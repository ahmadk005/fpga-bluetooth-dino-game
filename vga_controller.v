==> flow/design.v <==
module vga_controller #(
   parameter h_pixels   = 640,    
   parameter h_fp       = 16,     
   parameter h_pulse    = 96,     
   parameter h_bp       = 48,     
   parameter h_pol      = 1'b0,   
   parameter v_pixels   = 480,    
   parameter v_fp       = 10,     
   parameter v_pulse    = 2,      
   parameter v_bp       = 33,     
   parameter v_pol      = 1'b0    
)( input pixel_clk,            
   input reset_n,              
   output reg h_sync,          
   output reg v_sync,          
   output reg disp_ena,        
   output reg [31:0] column,   
   output reg [31:0] row       
   );
   localparam h_period = h_pulse + h_bp + h_pixels + h_fp;
   localparam v_period = v_pulse + v_bp + v_pixels + v_fp;
   reg [$clog2(h_period)-1:0] h_count;
   reg [$clog2(v_period)-1:0] v_count;
   always @(posedge pixel_clk) begin
      if (reset_n == 1'b0) begin
         h_count  <= 0;
         v_count  <= 0;
         h_sync   <= ~ h_pol;
         v_sync   <= ~ v_pol;
         disp_ena <= 1'b0;
         column   <= 0;
         row      <= 0;
      end else begin
         if (h_count < h_period - 1) begin
            h_count <= h_count + 1;
         end else begin
            h_count <= 0;
            if (v_count < v_period - 1) begin
               v_count <= v_count + 1;
            end else begin
               v_count <= 0;
            end
         end
         if ( (h_count < h_pixels + h_fp) || (h_count > h_pixels + h_fp + h_pulse) ) begin
            h_sync <= ~ h_pol;
         end else begin
            h_sync <= h_pol;
         end
         if ( (v_count < v_pixels + v_fp) || (v_count > v_pixels + v_fp + v_pulse) ) begin
            v_sync <= ~ v_pol;
         end else begin
            v_sync <= v_pol;
         end
         if (h_count < h_pixels) begin
            column <= h_count;
         end
         if (v_count < v_pixels) begin
            row <= v_count;
         end
         if (h_count < h_pixels && v_count < v_pixels) begin
            disp_ena <= 1'b1;
         end else begin
            disp_ena <= 1'b0;
         end
      end
   end
endmodule
# From RTL to reports: vga_controller
# Tool output for the design above, in the order of the flow.
# Lines are those of the file above, counted from 1.
# Not given: -
dict set report inputs {
  top_module {vga_controller}
  clk_port {pixel_clk}
  cell_library {sky130hd}
  pvt_corner {tt_025C_1v80}
}

# After elaboration
# Source: Yosys, flattened and elaborated, memories not mapped. Widths are those after wreduce. Registers that Yosys merges into a memory's read port (data or address) are not register bits. Print and check cells do not count. Equal cells are merged and count once.
dict set report word_totals {
  word_cells 25
  inputBits 2
  output_inout_bits 67
  regBits 43
}
dict set report op_classes {
  n_mux 4
  n_reduce_logical 4
  add_sub_neg 2
  cmp 8
}
# op n
set ops {}
lappend ops {{less-than comparator 10 bit with constant B} 4}
lappend ops {{adder 10 x 1 -> 10 bit with constant B} 2}
lappend ops {{less-than comparator 10 x 9 -> 1 bit with constant B} 2}
lappend ops {{greater-than comparator 10 bit with constant B} 1}
lappend ops {{greater-than comparator 10 x 9 -> 1 bit with constant B} 1}
lappend ops {{two-way mux 10 bit} 1}
lappend ops {{two-way mux 1 bit} 3}
lappend ops {{logical OR 1 bit} 2}
lappend ops {{AND reduction 2 bit} 1}
lappend ops {{logical AND 1 bit} 1}

# Depth
# Depth = most cells in a row (Yosys ltp): at word level without a register or memory, in the mapped netlist without a sequential cell, where the memories' decode and read muxes count.
dict set report depth {
  depth_word 3
  abc_area 0
  depth_mapped 6
  mapped_depth_nobuf 5
}

# Synthesis result
# The flow's flattened synthesis, as Yosys stat reports it; memories are mapped. The netlist is that of the ABC_AREA named above (0 if unset); the other value can give another one.
dict set report mapped {
  cell_count 241
  buffers 57
  ffs 43
  mapped_area_um2 2293.4
  seq_area_um2 860.8
}
# cell_type n type_area_um2
set types {}
lappend types {sky130_fd_sc_hd__dfxtp_1 43 860.826}
lappend types {sky130_fd_sc_hd__buf_4 47 352.838}
lappend types {sky130_fd_sc_hd__mux2i_1 12 120.115}
lappend types {sky130_fd_sc_hd__nor2b_1 18 112.608}
lappend types {sky130_fd_sc_hd__nor2_1 16 60.058}
lappend types {sky130_fd_sc_hd__ha_1 4 50.048}
lappend types {sky130_fd_sc_hd__o21ai_0 10 50.048}
lappend types {sky130_fd_sc_hd__o221a_2 4 45.043}
lappend types {sky130_fd_sc_hd__nand2_1 11 41.29}
lappend types {sky130_fd_sc_hd__a22o_1 4 35.034}
lappend types {sky130_fd_sc_hd__and4_1 4 35.034}
lappend types {sky130_fd_sc_hd__xnor2_1 4 35.034}
lappend types {sky130_fd_sc_hd__a21oi_1 6 30.029}
lappend types {sky130_fd_sc_hd__buf_2 6 30.029}
lappend types {sky130_fd_sc_hd__nor4b_2 2 30.029}
lappend types {sky130_fd_sc_hd__a2111oi_4 1 27.526}
lappend types {sky130_fd_sc_hd__xor2_1 3 26.275}
lappend types {sky130_fd_sc_hd__and3_1 4 25.024}
# Other cell types: 26; their cells: 42.

# Path before layout
# OpenSTA on the mapped netlist: ideal clock, no wires. The path of least setup slack (recovery checks aside). Input and output delay are each 20% of the period. Register names are those of the netlist, which keeps one name where synthesis merged equal registers.
dict set report synth_timing {
  path_type {flip-flop to flip-flop}
  from {register h_count[0]}
  to {register v_count[9]}
  path_stages 7
  path_slack_ps 87
  launch_ps 0
  required_time_ps 1453
  arrival_time_ps 1365
  tclk_ps 1570
  path_delay_ps 1482
  n_path_buf 1
  setup_ps 117
  period_less_setup_slack_ps 1483
}
# "path_delay_ps" is the arrival time less input delay plus setup time.
# "path_stages": output pins that drive a net of the path, with the launching flip-flop's if there is one; two outputs of one cell count as two.
# "period_less_setup_slack_ps" is the clock period less the worst setup slack; recovery checks do not enter. This is arithmetic on one report: input and output delays are still those of the set period (20% each).
# Between the ends stands the longest chain of elaborated cells between them, by number of cells; it is not shown to be the way that was timed. Of several equally long chains one is given.
# Each line given opens the expression or statement behind the cell; cells for indexed reads and writes are added by Yosys, which also makes memories of some case tables.
# At most two assigning lines are given for a register; there are more.
dict set report synth_between {
  path_cell_list {sky130_fd_sc_hd__dfxtp_1 -> sky130_fd_sc_hd__ha_1 -> sky130_fd_sc_hd__nand4_4 -> sky130_fd_sc_hd__a22oi_4 -> sky130_fd_sc_hd__buf_6 -> sky130_fd_sc_hd__nand2_1 -> sky130_fd_sc_hd__a32o_1}
  elab_chain_cells 1
  cone_cells 1
  lines_between 1
  cone_classes {compare (1)}
}
# element line_no
set synth_lines {}
lappend synth_lines {{from (decl)} 22} ;# reg [$clog2(h_period)-1:0] h_count;
lappend synth_lines {{from (assign)} 26} ;# h_count  <= 0;
lappend synth_lines {{from (assign)} 35} ;# h_count <= h_count + 1;
lappend synth_lines {{less-than comparator 10 bit} 34} ;# if (h_count < h_period - 1) begin
lappend synth_lines {{to (assign)} 27} ;# v_count  <= 0;
lappend synth_lines {{to (assign)} 39} ;# v_count <= v_count + 1;
lappend synth_lines {{to (decl)} 23} ;# reg [$clog2(v_period)-1:0] v_count;

# Worst path after layout
# From the final timing report of run 1: the path of least setup slack in the routed layout; clock arrival at registers is part of the times.
# The report prints the path's times to 10 ps; the period is as set.
dict set report layout_timing {
  path_type {flip-flop to output port}
  from {register column[6]}
  to {output column[6]}
  path_stages 2
  path_slack_ps 140
  n_path_buf 1
  arrival_time_ps 1190
  launch_ps 290
  tclk_ps 1660
  output_delay_ps 330
  required_time_ps 1330
}
dict set report layout_between {
  path_cell_list {sky130_fd_sc_hd__dfxtp_1 -> sky130_fd_sc_hd__clkdlybuf4s50_1}
  elab_chain_cells 0
  cone_cells 0
  lines_between 0
}
# element line_no
set layout_lines {}
lappend layout_lines {{from (decl)} 17} ;# output reg [31:0] column,
lappend layout_lines {{from (assign)} 31} ;# column   <= 0;
lappend layout_lines {{from (assign)} 55} ;# column <= h_count;
lappend layout_lines {{to (decl)} 17}

# Flow runs of vga_controller

Top module vga_controller; platform sky130hd; tools Yosys and OpenROAD; 2 stored runs in no particular order. Input and output delays are each 20% of the period that was set; the output load is 0.01 pF.
"totalPower_mw" is the tool's figure for a default switching activity; nothing was simulated.

[flow] run 1: files
==> flow/run.sh <==
#!/bin/bash
# the make line also repeats the synthesis and layout settings of config.mk as NAME=value (left out here)
make -C /OpenROAD-flow-scripts/flow DESIGN_CONFIG=/design/flow/config.mk WORK_HOME=/design/flow/orfs CLKGATE_MAP_FILE= finish
==> flow/config.mk <==
export PLATFORM = sky130hd
export DESIGN_NAME = vga_controller
export DESIGN_NICKNAME = vga_controller
export VERILOG_FILES = /design/flow/design.v
export SDC_FILE = /design/flow/constraint.sdc
export NUM_CORES = 4
export LEC_CHECK = 0
export CAP_MARGIN = 20
export CELL_PAD_IN_SITES_GLOBAL_PLACEMENT = 2
export CORE_MARGIN = 2
export CORE_UTILIZATION = 31
export CTS_CLUSTER_SIZE = 82
export GPL_ROUTABILITY_DRIVEN = 1
export PLACE_DENSITY = 0.61
export SETUP_SLACK_MARGIN = 0.07
export SLEW_MARGIN = 20
==> flow/constraint.sdc <==
create_clock -name core_clock -period 1.66 [get_ports {pixel_clk}]
set_input_delay 0.3320 -clock core_clock [delete_from_list [all_inputs] [get_ports {pixel_clk}]]
set_output_delay 0.3320 -clock core_clock [all_outputs]
set_load 0.01 [all_outputs]

[flow] run 1: metrics
[metrics] setup_tns_ps = 0
[metrics] post_synth_area_um2 = 2293.4
[metrics] ws_setup_ps = 138
[metrics] finalUtil_pct = 37.8
[metrics] design_die_area_um2 = 8101.8
[metrics] totalPower_mw = 2.060

[flow] run 2: files
==> flow/run.sh <==
#!/bin/bash
# the make line also repeats the synthesis and layout settings of config.mk as NAME=value (left out here)
make -C /OpenROAD-flow-scripts/flow DESIGN_CONFIG=/design/flow/config.mk WORK_HOME=/design/flow/orfs CLKGATE_MAP_FILE= finish
==> flow/config.mk <==
export PLATFORM = sky130hd
export DESIGN_NAME = vga_controller
export DESIGN_NICKNAME = vga_controller
export VERILOG_FILES = /design/flow/design.v
export SDC_FILE = /design/flow/constraint.sdc
export NUM_CORES = 4
export LEC_CHECK = 0
export ABC_AREA = 0
export CAP_MARGIN = 20
export CELL_PAD_IN_SITES_GLOBAL_PLACEMENT = 0
export CORE_MARGIN = 2
export CORE_UTILIZATION = 60
export CTS_CLUSTER_DIAMETER = 380
export CTS_CLUSTER_SIZE = 28
export PLACE_DENSITY = 0.38
export SETUP_SLACK_MARGIN = 0.04
export SLEW_MARGIN = 20
export TNS_END_PERCENT = 5
==> flow/constraint.sdc <==
create_clock -name core_clock -period 1.42 [get_ports {pixel_clk}]
set_input_delay 0.2840 -clock core_clock [delete_from_list [all_inputs] [get_ports {pixel_clk}]]
set_output_delay 0.2840 -clock core_clock [all_outputs]
set_load 0.01 [all_outputs]

[flow] run 2: metrics
[metrics] setup_tns_ps = -21
[metrics] post_synth_area_um2 = 2293.4
[metrics] ws_setup_ps = -15
[metrics] finalUtil_pct = 74.0
[metrics] design_die_area_um2 = 4332.9
[metrics] totalPower_mw = 2.316
