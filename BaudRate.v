==> flow/design.v <==
module BaudRate
(
    input        Clk,			 
    input        Rst_n,			 
    output       Tick,			 
    input [15:0] BaudRate		 
);
    reg [15:0] baudRateReg;  
    always @(posedge Clk or negedge Rst_n)
        if (!Rst_n)          baudRateReg <= 16'b1;
        else if (Tick)       baudRateReg <= 16'b1;
        else                 baudRateReg <= baudRateReg + 1'b1;
    assign Tick = (baudRateReg == BaudRate);
endmodule
; ---- Step by step through the tools: BaudRate
; The steps from the RTL of BaudRate to its reports follow in flow order.
; Line numbers count from 1 in the design file above.
; Operators carry their Yosys type and port widths (W data, S select, Z words).
; Cell names lack the library's common part.
; A cell with n/a has no value.
[setup]
top = BaudRate
clock = Clk
lib = sky130hd
lib_corner = tt_025C_1v80

; ---- Elaborated design
; Source: Yosys, flattened and elaborated, memories not mapped. Widths are those after wreduce; folded enables and synchronous resets count as part of the registers. Registers that Yosys merges into a memory's read port (data or address) are not register bits. Print and check cells do not count. Equal cells are merged and count once.
[classes]
n_addsub = 1
n_mux = 1
n_eq = 1
[ops]
columns = op, n
row1 = $add A16 B1 Y16 const B, 1
row2 = $eq A16 B16 Y1, 1
row3 = $mux W16, 1
[bits]
out_inout_bits = 1
reg_bits = 16
input_bits = 18

; ---- Logic depth
; Longest topological path by Yosys (ltp), each cell counted once; first at word level (registers and memories cut), then after technology mapping (sequential cells cut; the memories' decode and read muxes count).
[logic_depth]
ltp_word = 2
ABC_AREA = 0
ltp_mapped = 6
ltp_nobuf = 5

; ---- After synthesis
; Yosys stat after the flow's synthesis: flattened, memories mapped to cells. It holds for the ABC_AREA given above (unset counts as 0); a run with the other value may have another netlist.
[synth_totals]
buf_cells = 5
synth_area_um2 = 950.9
stdcells = 98
flip_flops = 16
[types]
columns = cell_type, n
row1 = dfrtp_1, 15
row2 = xnor2_1, 26
row3 = nand4_1, 9
row4 = nor2_1, 15
row5 = xor2_1, 4
row6 = dfstp_2, 1
row7 = nor4_1, 4
row8 = nor4_4, 1
row9 = nand3_1, 4
row10 = nor3_1, 4
row11 = nand2_1, 4
row12 = ha_1, 1
row13 = buf_6, 1
row14 = buf_2, 2
row15 = clkbuf_2, 2
row16 = and4_1, 1
row17 = inv_1, 2
row18 = nand2b_1, 1
row19 = nor2b_1, 1

; ---- Timing after synthesis
; OpenSTA on the mapped netlist: ideal clock, no wires. The path of least setup slack (recovery checks aside). Input and output delay are each 20% of the period. Register names are those of the netlist, which keeps one name where synthesis merged equal registers.
[synth_timing]
path_type = reg2out
from = reg baudRateReg[0]
to = out Tick
path_delay_ns = 1.411
required_time_ns = 1.392
period_ns = 1.74
slack_ns = -0.019
stages = 5
t_arrival_ns = 1.411
n_path_buf = 1
synth_period_reached_ns = 1.759
; "path_delay_ns" = arrival - input delay + setup time.
; At an output port there is no setup time.
; "stages": output pins that drive a net of the path, with the launching flip-flop's if there is one; two outputs of one cell count as two.
; "synth_period_reached_ns" is the clock period less the worst setup slack; recovery checks do not enter. This is arithmetic on one report: input and output delays are still those of the set period (20% each).
; The rows between start and end are the longest chain of elaborated cells between them; the timing report does not say that the signal goes this way. Where chains are equally long, one stands for them.
; A line is the first line of the expression or statement that the cell stems from. Yosys adds cells for indexed reads and writes and turns some case tables into memories.
; At most two assigning lines are given for a register; there are more.
[synth_between]
cell_sequence = dfstp_2 -> xnor2_1 -> nand4_1 -> nor4_4 -> buf_6
elab_chain_cells = 1
cone_cells = 1
[synth_rtl]
columns = item, line
row1 = "start, declared", 8  ; reg [15:0] baudRateReg;
row2 = "start, assigned", 10  ; if (!Rst_n)          baudRateReg <= 16'b1;
row3 = "start, assigned", 12  ; else                 baudRateReg <= baudRateReg + 1'b1;
row4 = $eq A16 B16 Y1, 13  ; assign Tick = (baudRateReg == BaudRate);
row5 = "end, declared", 5  ; output Tick,

; ---- Timing after layout
; From the final timing report of run 1: the path of least setup slack in the routed layout; clock arrival at registers is part of the times.
[layout_timing]
path_type = reg2out
from = reg baudRateReg[0]
to = out Tick
required_time_ns = 1.38
slack_ns = -0.43
n_path_buf = 2
stages = 6
t_arrival_ns = 1.81
period_ns = 1.73
; The rows between start and end are the longest chain of elaborated cells between them; the timing report does not say that the signal goes this way. Where chains are equally long, one stands for them.
; At most two assigning lines are given for a register; there are more.
[layout_between]
cell_sequence = dfstp_2 -> xnor2_1 -> nand4_1 -> nor4_4 -> buf_6 -> buf_6
elab_chain_cells = 1
cone_cells = 1
[layout_rtl]
columns = item, line
row1 = "start, declared", 8  ; reg [15:0] baudRateReg;
row2 = "start, assigned", 10  ; if (!Rst_n)          baudRateReg <= 16'b1;
row3 = "start, assigned", 12  ; else                 baudRateReg <= baudRateReg + 1'b1;
row4 = $eq A16 B16 Y1, 13  ; assign Tick = (baudRateReg == BaudRate);
row5 = "end, declared", 5  ; output Tick,

; Design BaudRate on sky130hd. What follows are 2 stored runs of the flow, each under its own settings; their order means nothing. The constraints put input and output delay at 20% of the set period each and load the outputs with 0.01 pF.
; By "achieved_clock_period_ns" is meant the clock period of the run minus its worst setup slack. This is arithmetic on one report: input and output delays are still those of the set period (20% each).
; By "timing.worst_path_ns" is meant the share of the clock period that the worst setup path is allowed (20% is reserved at inputs, 20% at outputs), minus its slack. Clock arrival times at its registers enter into it.
; "total_power_uw": no workload was simulated; the value follows from the tool's default switching activity.

[run 1: settings]
period_ns = 1.73
CORE_UTILIZATION = 21
SETUP_SLACK_MARGIN = 0.12
PLACE_DENSITY_LB_ADDON = 0.29
CORE_ASPECT_RATIO = 1.61
CORE_MARGIN = 9
CELL_PAD_IN_SITES_DETAIL_PLACEMENT = 2
ABC_AREA = 0
GPL_TIMING_DRIVEN = 0
CAP_MARGIN = 40
SLEW_MARGIN = 30
MIN_ROUTING_LAYER = met2
[run 1: results]
yosys_chip_area_um2 = 950.9
die_footprint_um2 = 7343.9
finalCellArea_um2 = 1524.0
finalUtil_frac = 0.356
setup_worst_slack_ns = -0.426
final_setup_tns_ns = -1.839
total_power_uw = 1094
achieved_clock_period_ns = 2.156
timing.worst_path_ns = 1.81
critical_path_type = reg2out

[run 2: settings]
period_ns = 2.16
SETUP_SLACK_MARGIN = 0.11
CAP_MARGIN = 20
CORE_MARGIN = 2
CORE_UTILIZATION = 40
SLEW_MARGIN = 20
[run 2: results]
yosys_chip_area_um2 = 950.9
die_footprint_um2 = 2783.1
finalCellArea_um2 = 1292.5
finalUtil_frac = 0.579
setup_worst_slack_ns = 0.144
final_setup_tns_ns = 0.000
total_power_uw = 791.4
achieved_clock_period_ns = 2.016
timing.worst_path_ns = 1.58
critical_path_type = reg2out
